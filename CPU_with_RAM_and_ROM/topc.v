==> flow/design.v <==
module topc (
    input clk,
	input rst,
    input start,
    input rstflagz,
    input [31:0]r_data,
    output reg txen,
    output reg [7:0] txpcdata
);
    reg [31:0] data;
    reg busyone;
    reg busy;
    reg starttx;
    reg [13:0]clkcount;
    reg [1:0] bitcount;
    reg [3:0]txflag;
    reg flag;
    always@(posedge clk ) begin
		if(!rst) begin           
            flag<=0;
            data<=0;
            busyone<=0;
            busy<=0;
            bitcount<=0;
            clkcount<=0;
            txflag<=0;
            starttx<=0;
            txen<=0;
            txpcdata<=0;
        end 
        else begin
            if(rstflagz ==1 && flag !==1)begin
                busyone<=0;
            end
            if(start === 1 && busyone===0 )begin
                busy <=1;
            end
            if(flag===1)begin
                data<=r_data;
                busy<=0;
                starttx <=1;
                flag <=0;
                busyone<=1;
            end else if(busy ==1) begin
                flag<=1;
            end
            if(starttx === 1)begin
                if(bitcount ===0)begin
                    if (clkcount != 14'b11000010010000) begin  
                        clkcount<=clkcount+1;
                    end
                    if(clkcount == 0)begin
                        txen <=1;
                    end else begin
                        txen <=0;
                    end
                    if(clkcount == 14'b11000010010000)begin
                        bitcount<= bitcount+1;
                        clkcount<=0;
                    end
                    case (txflag)
                        'd0: begin
                            txpcdata<=0;
                        end
                        'd1: begin
                            txpcdata<=0;
                        end
                        'd2: begin
                            txpcdata<=0;
                        end
                        'd3: begin
                            txpcdata<=0;
                        end
                        default:   ;
                    endcase
                end 
                if(bitcount ===1) begin
                    if (clkcount != 14'b11000010010000) begin  
                        clkcount<=clkcount+1;
                    end
                    if(clkcount == 0)begin
                        txen <=1;
                    end else begin
                        txen <=0;
                    end
                    if(clkcount == 14'b11000010010000)begin
                        bitcount<= bitcount+1;
                        clkcount<=0;
                    end
                    case (txflag)
                        'd0: begin
                            txpcdata<=0;
                        end
                        'd1: begin
                            txpcdata<=0;
                        end
                        'd2: begin
                            txpcdata<=0;
                        end
                        'd3: begin
                            txpcdata<=0;
                        end
                        default:   ;
                    endcase
                end 
                if(bitcount ===2) begin
                    if (clkcount != 14'b11000010010000) begin  
                        clkcount<=clkcount+1;
                    end
                    if(clkcount == 0)begin
                        txen <=1;
                    end else begin
                        txen <=0;
                    end
                    if(clkcount == 14'b11000010010000)begin
                        bitcount<= bitcount+1;
                        clkcount<=0;
                    end
                    case (txflag)
                        'd0: begin
                            txpcdata<=0;
                        end
                        'd1: begin
                            txpcdata<=0;
                        end
                        'd2: begin
                            txpcdata<=0;
                        end
                        'd3: begin
                            txpcdata<=0;
                        end
                        default:   ;
                    endcase
                end 
                if(bitcount ===3) begin
                    txen <=1;
                    if(clkcount == 0)begin
                        txen <=1;
                    end else begin
                        txen <=0;
                    end
                    case (txflag)
                        'd0: begin
                            txpcdata<=data[7:0];
                        end
                        'd1: begin
                            txpcdata<=data[15:8];
                        end
                        'd2: begin
                            txpcdata<=data[23:16];
                        end
                        'd3: begin
                            txpcdata<=data[31:24];
                        end
                        default:   ;
                    endcase
                    if (clkcount != 14'b11000010010000) begin
                        clkcount<=clkcount+1;
                    end
                    if(clkcount == 14'b11000010010000)begin
                        clkcount<=0;
                        bitcount<= 0;
                        if(txflag === 3)begin
                            txflag<=0;
                            starttx<=0;
                        end else begin
                            txflag <= txflag+1;
                        end
                    end
                end
            end
        end
    end
endmodule
# Tool chain data of topc
# The steps from the RTL of topc to its reports follow in flow order.
# Line numbers count from 1 in the design file above.
# Operators carry their Yosys type and port widths (W data, S select, Z words).
# Library cell names are shortened.
# The mark n/a stands for no value.
dict set report design {
  design {topc}
  clock {clk}
  lib {sky130hd}
  lib_corner {tt_025C_1v80}
}

# After elaboration
# Source: Yosys, flattened and elaborated, memories not mapped. Widths are those after wreduce. Registers that Yosys merges into a memory's read port (data or address) are not register bits. Print and check cells do not count. Equal cells are merged and count once.
dict set report op_classes {
  add_sub_neg 3
  n_mul 0
  div 0
  n_cmp 0
  n_eq 15
  n_shift 0
  mux 41
  bitwise 1
  reduce_and_logical 10
}
# cell n
set ops {}
lappend ops {{$mux W14} 12}
lappend ops {{$mux W8} 7}
lappend ops {{$pmux W8 S4} 1}
lappend ops {{$mux W2} 8}
lappend ops {{$add A14 B1 Y14 const B} 1}
lappend ops {{$eq A14 B14 Y1 const B} 1}
lappend ops {{$ne A14 B14 Y1 const B} 1}
lappend ops {{$logic_not A14 Y1} 1}
lappend ops {{$mux W1} 12}
lappend ops {{$eq A4 B2 Y1 const B} 2}
lappend ops {{$eqx A1 B1 Y1 const B} 4}
lappend ops {{$eqx A2 B1 Y1 const B} 2}
lappend ops {{$eqx A2 B2 Y1 const B} 2}
lappend ops {{$add A4 B1 Y4 const B} 1}
lappend ops {{$eq A4 B1 Y1 const B} 1}
lappend ops {{$eqx A4 B2 Y1 const B} 1}
lappend ops {{$logic_not A4 Y1} 1}
lappend ops {{$reduce_bool A4 Y1} 1}
lappend ops {{$reduce_or A4 Y1} 1}
lappend ops {{$mux W4} 1}
lappend ops {{$reduce_and A3 Y1} 1}
lappend ops {{$logic_and A1 B1 Y1} 2}
lappend ops {{$add A2 B1 Y2 const B} 1}
lappend ops {{$reduce_and A2 Y1} 1}
lappend ops {{$reduce_bool A2 Y1} 1}
lappend ops {{$reduce_or A2 Y1} 1}
lappend ops {{$nex A1 B1 Y1 const B} 1}
lappend ops {{$not A1 Y1} 1}
dict set report word_totals {
  ff_bits 65
  latch_bits 0
  ram_bits 0
  mem_bits_ro 0
  clocked_rd_ports_x_width 0
  memories 0
  in_bits 36
  out_inout_bits 9
  wordCells 80
}

# Depth
# Longest topological path by Yosys (ltp), each cell counted once; first at word level (registers and memories cut), then after technology mapping (sequential cells cut; the memories' decode and read muxes count).
dict set report logic_depth {
  word_depth 13
  abc_area 0
  depth_mapped 7
  mapped_depth_nobuf 6
}

# After synthesis
# Yosys stat after the flow's synthesis: flattened, memories mapped to cells. It holds for the ABC_AREA given above (unset counts as 0); a run with the other value may have another netlist.
# Totals and module areas in this step are rounded.
# cell_type n area_total_um2
set by_type {}
lappend by_type {dfxtp_1 65 1.3E+03}
lappend by_type {mux2i_1 36 360.346}
lappend by_type {nor2b_1 42 262.752}
lappend by_type {a22oi_1 24 180.173}
lappend by_type {ha_1 11 137.632}
lappend by_type {nand2_1 21 78.826}
lappend by_type {xnor2_1 6 52.55}
lappend by_type {a21oi_1 10 50.048}
lappend by_type {nor2_1 12 45.043}
lappend by_type {nand4_1 7 43.792}
lappend by_type {clkbuf_1 11 41.29}
lappend by_type {inv_1 11 41.29}
lappend by_type {o21ai_0 8 40.038}
lappend by_type {buf_2 7 35.034}
lappend by_type {and4_1 3 26.275}
lappend by_type {nor4_1 4 25.024}
lappend by_type {nor4b_4 1 23.773}
lappend by_type {and4_2 2 20.019}
# Not listed: further types 27, cells in them 39.
dict set report mapped {
  cell_count 320
  area_um2 3064
  sequential_area_um2 1301
  ffs 65
  buffers 21
}

# Worst setup path after synthesis
# Path of least setup slack by OpenSTA after synthesis, without wires, with an ideal clock, recovery checks aside; 20% of the period is set as input and as output delay. Where synthesis merged equal registers, the netlist keeps one of their names.
dict set report synth_timing {
  path_kind {reg-to-reg}
  startpoint {reg bitcount[0]}
  endpoint {reg (name not given)}
  period_ns 2.3
  setup_ns 0.086
  t_first_pin_ns 0.000
  t_arrival_ns 1.693
  required_ns 2.214
  setup_slack_ns 0.521
  delay_ns 1.779
  path_stages 6
  path_buffers 0
  synth_period_reached_ns 1.779
}
# "delay_ns" = arrival - input delay + setup time.
# "path_stages" counts driving pins, that of a launching flip-flop among them; a cell with two outputs on the path counts twice.
# "synth_period_reached_ns" = period - worst setup slack (recovery checks aside). The figure is calculated, with input and output delays left at 20% of the set period.
# A register here has more assigning lines than the two given.
dict set report synth_between {
  cell_sequence {dfxtp_1 inv_1 ha_1 o41a_2 and4_2 a211oi_1}
}
# element line_no
set synth_lines {}
lappend synth_lines {{from (decl)} 15} ;# reg [1:0] bitcount;
lappend synth_lines {{from (assign)} 58} ;# bitcount<= bitcount+1;
lappend synth_lines {{from (assign)} 87} ;# bitcount<= bitcount+1;
# No chain of elaborated cells between the ends is given.

# Timing after layout
# From the final timing report of record 1: the path of least setup slack in the routed layout; clock arrival at registers is part of the times.
dict set report layout_timing {
  path_kind {reg-to-reg}
  startpoint {reg bitcount[0]}
  endpoint {reg txpcdata[2]}
  period_ns 3.5
  setup_ns 0.06
  t_first_pin_ns 0.33
  t_arrival_ns 2.29
  required_ns 3.77
  setup_slack_ns 1.47
  path_stages 7
  path_buffers 0
}
# The rows between start and end are the longest chain of elaborated cells between them; the timing report does not say that the signal goes this way. Where chains are equally long, one stands for them.
# Each line given opens the expression or statement behind the cell; cells for indexed reads and writes are added by Yosys, which also makes memories of some case tables.
# A register here has more assigning lines than the two given.
dict set report layout_between {
  cell_sequence {dfxtp_1 inv_1 ha_1 o41a_2 nand2_1 a22oi_1 nor2b_1}
  elab_chain_cells 8
  cells_between 11
  lines_between 7
  classes_between {eq/ne: 4; mux: 7}
}
# element line_no
set layout_lines {}
lappend layout_lines {{from (decl)} 15} ;# reg [1:0] bitcount;
lappend layout_lines {{from (assign)} 58} ;# bitcount<= bitcount+1;
lappend layout_lines {{from (assign)} 87} ;# bitcount<= bitcount+1;
lappend layout_lines {{$eqx A2 B1 Y1} 48} ;# if(bitcount ===0)begin
lappend layout_lines {{$mux W8} 48}
lappend layout_lines {{$mux W8} 90} ;# case (txflag)
lappend layout_lines {{$mux W8} 77} ;# if(bitcount ===1) begin
lappend layout_lines {{$mux W8} 119} ;# case (txflag)
lappend layout_lines {{$mux W8} 106} ;# if(bitcount ===2) begin
lappend layout_lines {{$pmux W8 S4} 142} ;# case (txflag)
lappend layout_lines {{$mux W8} 135} ;# if(bitcount ===3) begin
lappend layout_lines {{to (assign)} 144} ;# txpcdata<=data[7:0];
lappend layout_lines {{to (assign)} 147} ;# txpcdata<=data[15:8];
lappend layout_lines {{to (decl)} 8} ;# output reg [7:0] txpcdata

# Settings and measured results of 2 stored flow runs for module topc (sky130hd), not sorted in any way. The constraints put input and output delay at 20% of the set period each and load the outputs with 0.01 pF.
# By "achieved_period_ns" is meant the clock period of the run minus its worst setup slack. This is arithmetic on one report: input and output delays are still those of the set period (20% each).
# By "critical_path_time_ns" is meant the share of the clock period that the worst setup path is allowed (20% is reserved at inputs, 20% at outputs), minus its slack. Clock arrival times at its registers enter into it.
# "power_total_uw" is the tool's figure for a default switching activity; nothing was simulated.
# The results are shown rounded.
run="record 1" settings period_ns=3.5 CAP_MARGIN=20 CORE_MARGIN=2 CORE_UTILIZATION=40 SLEW_MARGIN=20
run="record 1" results synthArea_um2=3064 design.die.area_um2=8377 cell_area_final_um2=3740 utilization_frac=0.51 ws_setup_ns=1.472 power_total_uw=1539 achieved_period_ns=2.028 critical_path_time_ns=2.03 critical_path_type="reg-to-reg"
run="record 2" settings period_ns=1.56 CORE_UTILIZATION=65 SETUP_SLACK_MARGIN=-0.05 PLACE_DENSITY=0.75 CORE_ASPECT_RATIO=1.45 CELL_PAD_IN_SITES_DETAIL_PLACEMENT=2 GPL_TIMING_DRIVEN=1 GPL_ROUTABILITY_DRIVEN=0 CTS_CLUSTER_SIZE=96 CAP_MARGIN=40 CORE_MARGIN=2 SLEW_MARGIN=20
run="record 2" outcome="incomplete, placement halted on DPL-0033"
